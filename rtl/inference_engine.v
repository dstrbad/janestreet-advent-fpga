==> flow/design.v <==
module inference_engine (
    grid_in,
    beam_in,
    clear,
    clock,
    start,
    beam_out,
    valid,
    done_,
    split_count
);
    input [15:0] grid_in;
    input [15:0] beam_in;
    input clear;
    input clock;
    input start;
    output [15:0] beam_out;
    output valid;
    output done_;
    output [7:0] split_count;
    wire [7:0] _22;
    wire _90;
    wire [3:0] _89;
    wire [4:0] _91;
    wire _87;
    wire [4:0] _88;
    wire [4:0] _92;
    wire _83;
    wire [4:0] _84;
    wire _80;
    wire [4:0] _81;
    wire [4:0] _85;
    wire [4:0] _93;
    wire _75;
    wire [4:0] _76;
    wire _72;
    wire [4:0] _73;
    wire [4:0] _77;
    wire _68;
    wire [4:0] _69;
    wire _65;
    wire [4:0] _66;
    wire [4:0] _70;
    wire [4:0] _78;
    wire [4:0] _94;
    wire _59;
    wire [4:0] _60;
    wire _56;
    wire [4:0] _57;
    wire [4:0] _61;
    wire _52;
    wire [4:0] _53;
    wire _49;
    wire [4:0] _50;
    wire [4:0] _54;
    wire [4:0] _62;
    wire _44;
    wire [4:0] _45;
    wire _41;
    wire [4:0] _42;
    wire [4:0] _46;
    wire _37;
    wire [4:0] _38;
    wire _34;
    wire [4:0] _35;
    wire [4:0] _39;
    wire [4:0] _47;
    wire [4:0] _63;
    wire [4:0] _95;
    wire [2:0] _31;
    wire [7:0] _96;
    wire [7:0] _97;
    wire [7:0] _25;
    reg [7:0] _99;
    wire [7:0] _1;
    reg [7:0] _23;
    wire _101;
    wire _104;
    wire _103;
    reg _106;
    wire _4;
    reg _105;
    wire [15:0] _115;
    wire [14:0] _124;
    wire [15:0] _125;
    wire [15:0] _33;
    wire [14:0] _119;
    wire [15:0] _121;
    wire [15:0] _7;
    wire [15:0] _117;
    wire [15:0] _9;
    wire [15:0] _118;
    wire [15:0] _122;
    wire [15:0] _126;
    wire [15:0] _127;
    wire [1:0] _20;
    wire [1:0] _100;
    wire [7:0] _29;
    wire _11;
    wire _13;
    wire [7:0] _109;
    wire [7:0] _110;
    wire [7:0] _108;
    reg [7:0] _111;
    wire [7:0] _14;
    reg [7:0] _28;
    wire _30;
    wire [1:0] _113;
    wire [1:0] _98;
    wire _16;
    wire [1:0] _112;
    reg [1:0] _114;
    wire [1:0] _17;
    (* fsm_encoding="one_hot" *)
    reg [1:0] _21;
    reg [15:0] _128;
    wire [15:0] _18;
    reg [15:0] _116;
    assign _22 = 8'b00000000;
    assign _90 = _33[0:0];
    assign _89 = 4'b0000;
    assign _91 = { _89,
                   _90 };
    assign _87 = _33[1:1];
    assign _88 = { _89,
                   _87 };
    assign _92 = _88 + _91;
    assign _83 = _33[2:2];
    assign _84 = { _89,
                   _83 };
    assign _80 = _33[3:3];
    assign _81 = { _89,
                   _80 };
    assign _85 = _81 + _84;
    assign _93 = _85 + _92;
    assign _75 = _33[4:4];
    assign _76 = { _89,
                   _75 };
    assign _72 = _33[5:5];
    assign _73 = { _89,
                   _72 };
    assign _77 = _73 + _76;
    assign _68 = _33[6:6];
    assign _69 = { _89,
                   _68 };
    assign _65 = _33[7:7];
    assign _66 = { _89,
                   _65 };
    assign _70 = _66 + _69;
    assign _78 = _70 + _77;
    assign _94 = _78 + _93;
    assign _59 = _33[8:8];
    assign _60 = { _89,
                   _59 };
    assign _56 = _33[9:9];
    assign _57 = { _89,
                   _56 };
    assign _61 = _57 + _60;
    assign _52 = _33[10:10];
    assign _53 = { _89,
                   _52 };
    assign _49 = _33[11:11];
    assign _50 = { _89,
                   _49 };
    assign _54 = _50 + _53;
    assign _62 = _54 + _61;
    assign _44 = _33[12:12];
    assign _45 = { _89,
                   _44 };
    assign _41 = _33[13:13];
    assign _42 = { _89,
                   _41 };
    assign _46 = _42 + _45;
    assign _37 = _33[14:14];
    assign _38 = { _89,
                   _37 };
    assign _34 = _33[15:15];
    assign _35 = { _89,
                   _34 };
    assign _39 = _35 + _38;
    assign _47 = _39 + _46;
    assign _63 = _47 + _62;
    assign _95 = _63 + _94;
    assign _31 = 3'b000;
    assign _96 = { _31,
                   _95 };
    assign _97 = _30 ? _96 : _23;
    assign _25 = _16 ? _22 : _23;
    always @* begin
        case (_21)
        2'b00:
            _99 <= _25;
        2'b01:
            _99 <= _97;
        default:
            _99 <= _23;
        endcase
    end
    assign _1 = _99;
    always @(posedge _13) begin
        if (_11)
            _23 <= _22;
        else
            _23 <= _1;
    end
    assign _101 = _100 == _21;
    assign _104 = 1'b0;
    assign _103 = 1'b1;
    always @* begin
        case (_21)
        2'b00:
            _106 <= _104;
        2'b10:
            _106 <= _103;
        default:
            _106 <= _105;
        endcase
    end
    assign _4 = _106;
    always @(posedge _13) begin
        if (_11)
            _105 <= _104;
        else
            _105 <= _4;
    end
    assign _115 = 16'b0000000000000000;
    assign _124 = _33[15:1];
    assign _125 = { _104,
                    _124 };
    assign _33 = _9 & _7;
    assign _119 = _33[14:0];
    assign _121 = { _119,
                    _104 };
    assign _7 = grid_in;
    assign _117 = ~ _7;
    assign _9 = beam_in;
    assign _118 = _9 & _117;
    assign _122 = _118 | _121;
    assign _126 = _122 | _125;
    assign _127 = _30 ? _126 : _116;
    assign _20 = 2'b00;
    assign _100 = 2'b10;
    assign _29 = 8'b00010000;
    assign _11 = clear;
    assign _13 = clock;
    assign _109 = 8'b00000001;
    assign _110 = _28 + _109;
    assign _108 = _16 ? _22 : _28;
    always @* begin
        case (_21)
        2'b00:
            _111 <= _108;
        2'b01:
            _111 <= _110;
        default:
            _111 <= _28;
        endcase
    end
    assign _14 = _111;
    always @(posedge _13) begin
        if (_11)
            _28 <= _22;
        else
            _28 <= _14;
    end
    assign _30 = _28 == _29;
    assign _113 = _30 ? _100 : _21;
    assign _98 = 2'b01;
    assign _16 = start;
    assign _112 = _16 ? _98 : _21;
    always @* begin
        case (_21)
        2'b00:
            _114 <= _112;
        2'b01:
            _114 <= _113;
        2'b10:
            _114 <= _20;
        default:
            _114 <= _21;
        endcase
    end
    assign _17 = _114;
    always @(posedge _13) begin
        if (_11)
            _21 <= _20;
        else
            _21 <= _17;
    end
    always @* begin
        case (_21)
        2'b01:
            _128 <= _127;
        default:
            _128 <= _116;
        endcase
    end
    assign _18 = _128;
    always @(posedge _13) begin
        if (_11)
            _116 <= _115;
        else
            _116 <= _18;
    end
    assign beam_out = _116;
    assign valid = _105;
    assign done_ = _101;
    assign split_count = _23;
endmodule
module beam_inference (
    grid_in,
    beam_in,
    start,
    clear,
    clock,
    beam_out,
    valid,
    done_,
    split_count
);
    input [15:0] grid_in;
    input [15:0] beam_in;
    input start;
    input clear;
    input clock;
    output [15:0] beam_out;
    output valid;
    output done_;
    output [7:0] split_count;
    wire [7:0] _16;
    wire _17;
    wire _18;
    wire [15:0] _5;
    wire [15:0] _7;
    wire _9;
    wire _11;
    wire _13;
    wire [25:0] _15;
    wire [15:0] _19;
    assign _16 = _15[25:18];
    assign _17 = _15[17:17];
    assign _18 = _15[16:16];
    assign _5 = grid_in;
    assign _7 = beam_in;
    assign _9 = start;
    assign _11 = clear;
    assign _13 = clock;
    inference_engine
        inference_engine
        ( .clock(_13),
          .clear(_11),
          .start(_9),
          .beam_in(_7),
          .grid_in(_5),
          .beam_out(_15[15:0]),
          .valid(_15[16:16]),
          .done_(_15[17:17]),
          .split_count(_15[25:18]) );
    assign _19 = _15[15:0];
    assign beam_out = _19;
    assign valid = _18;
    assign done_ = _17;
    assign split_count = _16;
endmodule
Tool chain data of beam_inference
The steps from the RTL of beam_inference to its reports follow in flow order.
Line numbers count from 1 in the design file above.
Library cell names are shortened.
{ "inputs": {"design": "beam_inference", "clock_port": "clock", "lib": "sky130hd", "lib_corner": "tt_025C_1v80"} }

Word-level counts
Yosys after proc, flatten, opt, wreduce and memory -nomap, before mapping. Memory bits, and registers merged into a memory's read port (data or address), are not among the register bits. Print and check cells are not counted.
{ "op_classes": {"logic": 5, "div": 0, "multipliers": 0, "eq_ne": 6, "addsub": 16, "n_shift": 0, "mux": 8, "n_reduce_logical": 8, "n_cmp": 0} }
{ "op_table": {"columns": ["cell", "count"], "rows": [
  ["5-bit adder", 7],
  ["16-bit bitwise AND", 2],
  ["8-bit case mux with 2-bit select", 2],
  ["1-bit by 1-bit adder with 2-bit output", 8],
  ["16-bit by 15-bit bitwise OR with 16-bit output", 1],
  ["16-bit bitwise OR", 1],
  ["16-bit NOT", 1],
  ["8-bit two-way mux", 2],
  ["8-bit by 1-bit adder with 8-bit output with constant B", 1],
  ["8-bit by 5-bit equality test with 1-bit output with constant B", 1],
  ["3-bit AND reduction", 2],
  ["2-bit case mux with 3-bit select", 1],
  ["2-bit AND reduction", 2],
  ["2-bit nonzero test", 2],
  ["2-bit two-way mux", 2],
  ["3-bit nonzero test", 1],
  ["2-bit by 1-bit equality test with 1-bit output with constant B", 1],
  ["2-bit by 1-bit != test with 1-bit output with constant B", 1],
  ["2-bit equality test with constant A", 1],
  ["2-bit equality test with constant B", 1],
  ["2-bit != test with constant B", 1],
  ["2-bit zero test", 1],
  ["1-bit case mux with 2-bit select", 1]
]} }
{ "word_totals": {"in_bits": 35, "latch_bits": 0, "ram_bits": 0, "word_cells": 48, "mem_bits_ro": 0, "memories": 0, "register_bits": 35, "clocked_rd_ports_x_width": 0, "output_inout_bits": 26} }

Logic depth
Yosys ltp: most cells in a row. Word level: on the elaborated netlist, between registers, memories and ports. Mapped: between sequential cells and ports; inverters and the memories' decode and read muxes count.
{ "depth": {"word_depth": 7, "ABC_AREA": 0, "depth_mapped": 15, "mapped_depth_nobuf": 15} }

Mapped cells and area
Yosys stat after the flow's synthesis: flattened, memories mapped to cells. It holds for the ABC_AREA given above (unset counts as 0); a run with the other value may have another netlist.
The area totals of this step are shown rounded.
{ "mapped": {"n_buf": 11, "seq_area_um2": 661, "synth_area_um2": 2160, "cell_count": 237, "ffs": 33} }
{ "by_type": {"columns": ["cell", "count", "area_total_um2"], "rows": [
  ["dfxtp_1", 33, 660.634],
  ["fa_1", 11, 220.211],
  ["ha_1", 15, 187.68],
  ["a211oi_2", 13, 162.656],
  ["inv_1", 27, 101.347],
  ["and2_1", 16, 100.096],
  ["nor2b_1", 15, 93.84],
  ["nor2_1", 23, 86.333],
  ["nor3_1", 15, 75.072],
  ["a21oi_1", 12, 60.058],
  ["nand4_1", 8, 50.048],
  ["xor2_1", 4, 35.034],
  ["buf_4", 4, 30.029],
  ["o21ai_0", 6, 30.029],
  ["xnor2_1", 3, 26.275],
  ["nand3_1", 5, 25.024],
  ["nor4b_4", 1, 23.773],
  ["a211oi_1", 3, 22.522]
]} }
Not listed: further types 16, cells in them 23.
The figures by module come from a second, unflattened synthesis with its own total; it is not the netlist above.
{ "hier_totals": {"hier_cells": 216, "hier_area_um2": 2000} }
Rows give one instance, submodules left out.
{ "modules": {"columns": ["module", "instances", "mod_area_um2", "cells"], "rows": [
  ["inference_engine", 1, 2000, 216],
  ["beam_inference", 1, 0.0, 0]
]} }

Path before layout
OpenSTA on the mapped netlist: ideal clock, no wires. The path of least setup slack (recovery checks aside). Input and output delay are each 20% of the period. Register names are those of the netlist, which keeps one name where synthesis merged equal registers.
{ "synth_path": {"kind": "input to register", "startpoint": "input port beam_in[14]", "endpoint": "register inference_engine._23[3]", "in_delay_ns": 1.204, "launch_ns": 1.204, "setup_time_ns": 0.134, "stages": 15, "required_time_ns": 5.886, "path_delay_ns": 3.594, "arrival_time_ns": 4.664, "period_ns": 6.02, "setup_slack_ns": 1.222, "path_buffers": 0, "period_less_setup_slack_ns": 4.798} }
"path_delay_ns" = arrival - input delay + setup time.
"stages" counts driving pins, that of a launching flip-flop among them; a cell with two outputs on the path counts twice.
"period_less_setup_slack_ns" = period - worst setup slack (recovery checks aside). The figure is calculated, with input and output delays left at 20% of the set period.
Between the ends stands the longest chain of elaborated cells between them, by number of cells; it is not shown to be the way that was timed. Of several equally long chains one is given.
Each line given opens the expression or statement behind the cell; cells for indexed reads and writes are added by Yosys, which also makes memories of some case tables.
{ "synth_via": {"cell_sequence": "and2_1 > ha_1 > inv_1 > fa_1 > inv_1 > fa_1 > fa_1 > inv_1 > fa_1 > inv_1 > ha_1 > fa_1 > xor2_1 > nand4_1 > a21oi_1", "elab_chain_len": 7, "cone_cells": 7} }
{ "synth_rtl": {"columns": ["item", "line", "rtl"], "rows": [
  ["start: declaration", 322, "input [15:0] beam_in;"],
  ["16-bit bitwise AND", 230, "assign _33 = _9 & _7;"],
  ["1-bit by 1-bit adder with 2-bit output", 180, "assign _39 = _35 + _38;"],
  ["5-bit adder", 181, "assign _47 = _39 + _46;"],
  ["5-bit adder", 182, "assign _63 = _47 + _62;"],
  ["5-bit adder", 183, "assign _95 = _63 + _94;"],
  ["8-bit two-way mux", 187, "assign _97 = _30 ? _96 : _23;"],
  ["8-bit case mux with 2-bit select", 190, "case (_21)"],
  ["end: assignment", 202, "_23 <= _22;"],
  ["end: assignment", 204, "_23 <= _1;"],
  ["end: declaration", 76, "reg [7:0] _23;"]
]} }

Timing after layout
Path of least setup slack in the final report of stored run 1 (OpenROAD, finished layout, wires in). Where an end is a register, its clock arrival counts in the times.
{ "layout_path": {"kind": "input to register", "startpoint": "input port grid_in[14]", "endpoint": "register inference_engine._23[3]", "period_ns": 7.33, "in_delay_ns": 1.47, "stages": 16, "arrival_time_ns": 5.58, "path_buffers": 1, "setup_time_ns": 0.07, "required_time_ns": 7.54, "launch_ns": 1.47, "setup_slack_ns": 1.95} }
Between the ends stands the longest chain of elaborated cells between them, by number of cells; it is not shown to be the way that was timed. Of several equally long chains one is given.
{ "layout_via": {"cell_sequence": "clkdlybuf4s50_1 > and2_1 > ha_1 > inv_1 > fa_1 > inv_1 > fa_1 > fa_1 > inv_1 > fa_1 > inv_1 > ha_1 > fa_1 > xor2_1 > nand4_1 > a21oi_1", "elab_chain_len": 7, "cone_cells": 7} }
{ "layout_rtl": {"columns": ["item", "line", "rtl"], "rows": [
  ["start: declaration", 321, "input [15:0] grid_in;"],
  ["16-bit bitwise AND", 230, "assign _33 = _9 & _7;"],
  ["1-bit by 1-bit adder with 2-bit output", 180, "assign _39 = _35 + _38;"],
  ["5-bit adder", 181, "assign _47 = _39 + _46;"],
  ["5-bit adder", 182, "assign _63 = _47 + _62;"],
  ["5-bit adder", 183, "assign _95 = _63 + _94;"],
  ["8-bit two-way mux", 187, "assign _97 = _30 ? _96 : _23;"],
  ["8-bit case mux with 2-bit select", 190, "case (_21)"],
  ["end: assignment", 202, "_23 <= _22;"],
  ["end: assignment", 204, "_23 <= _1;"],
  ["end: declaration", 76, "reg [7:0] _23;"]
]} }

FLOW RESULTS
============

Stored flow runs of beam_inference (2 of them; Yosys, OpenROAD, sky130hd). They differ in their settings and are not a sequence. Constraints: input delay and output delay 20% of the set period each, output load 0.01 pF.
By "period_less_ws_ns" is meant the clock period of the run minus its worst setup slack. This is arithmetic on one report: input and output delays are still those of the set period (20% each).
Values from the reports are rounded here.

Stored run 1
==> flow/run.sh <==
#!/bin/bash
# the make line also repeats the synthesis and layout settings of config.mk as NAME=value (left out here)
make -C /OpenROAD-flow-scripts/flow DESIGN_CONFIG=/design/flow/config.mk WORK_HOME=/design/flow/orfs CLKGATE_MAP_FILE= finish
==> flow/config.mk <==
export PLATFORM = sky130hd
export DESIGN_NAME = beam_inference
export DESIGN_NICKNAME = beam_inference
export VERILOG_FILES = /design/flow/design.v
export SDC_FILE = /design/flow/constraint.sdc
export NUM_CORES = 4
export LEC_CHECK = 0
export CAP_MARGIN = 20
export CORE_ASPECT_RATIO = 0.52
export CORE_MARGIN = 10
export CORE_UTILIZATION = 33
export GPL_TIMING_DRIVEN = 1
export HOLD_SLACK_MARGIN = 0.03
export MAX_ROUTING_LAYER = met5
export PLACE_DENSITY_LB_ADDON = 0.09
export SETUP_SLACK_MARGIN = 0.9
export SLEW_MARGIN = 10
==> flow/constraint.sdc <==
create_clock -name core_clock -period 7.33 [get_ports {clock}]
set_input_delay 1.4660 -clock core_clock [delete_from_list [all_inputs] [get_ports {clock}]]
set_output_delay 1.4660 -clock core_clock [all_outputs]
set_load 0.01 [all_outputs]

==> results of stored run 1, as JSON <==
{
  "synth_chip_area_um2": 2160,
  "total_die_area_um2": 10300,
  "stdcell_area_um2": 2940,
  "setup_worst_slack_ns": 1.95,
  "hold_ws_ns": 0.482,
  "period_less_ws_ns": 5.377
}

Stored run 2
==> flow/run.sh <==
#!/bin/bash
# the make line also repeats the synthesis and layout settings of config.mk as NAME=value (left out here)
make -C /OpenROAD-flow-scripts/flow DESIGN_CONFIG=/design/flow/config.mk WORK_HOME=/design/flow/orfs CLKGATE_MAP_FILE= finish
==> flow/config.mk <==
export PLATFORM = sky130hd
export DESIGN_NAME = beam_inference
export DESIGN_NICKNAME = beam_inference
export VERILOG_FILES = /design/flow/design.v
export SDC_FILE = /design/flow/constraint.sdc
export NUM_CORES = 4
export LEC_CHECK = 0
export CAP_MARGIN = 20
export CELL_PAD_IN_SITES_DETAIL_PLACEMENT = 2
export CORE_MARGIN = 2
export CORE_UTILIZATION = 37
export CTS_CLUSTER_SIZE = 57
export PLACE_DENSITY_LB_ADDON = 0.15
export SETUP_SLACK_MARGIN = 0.19
export SLEW_MARGIN = 20
export TNS_END_PERCENT = 65
==> flow/constraint.sdc <==
create_clock -name core_clock -period 6.3 [get_ports {clock}]
set_input_delay 1.2600 -clock core_clock [delete_from_list [all_inputs] [get_ports {clock}]]
set_output_delay 1.2600 -clock core_clock [all_outputs]
set_load 0.01 [all_outputs]

==> results of stored run 2, as JSON <==
{
  "synth_chip_area_um2": 2160,
  "total_die_area_um2": 6450,
  "stdcell_area_um2": 2880,
  "setup_worst_slack_ns": 0.789,
  "hold_ws_ns": 0.494,
  "period_less_ws_ns": 5.511
}
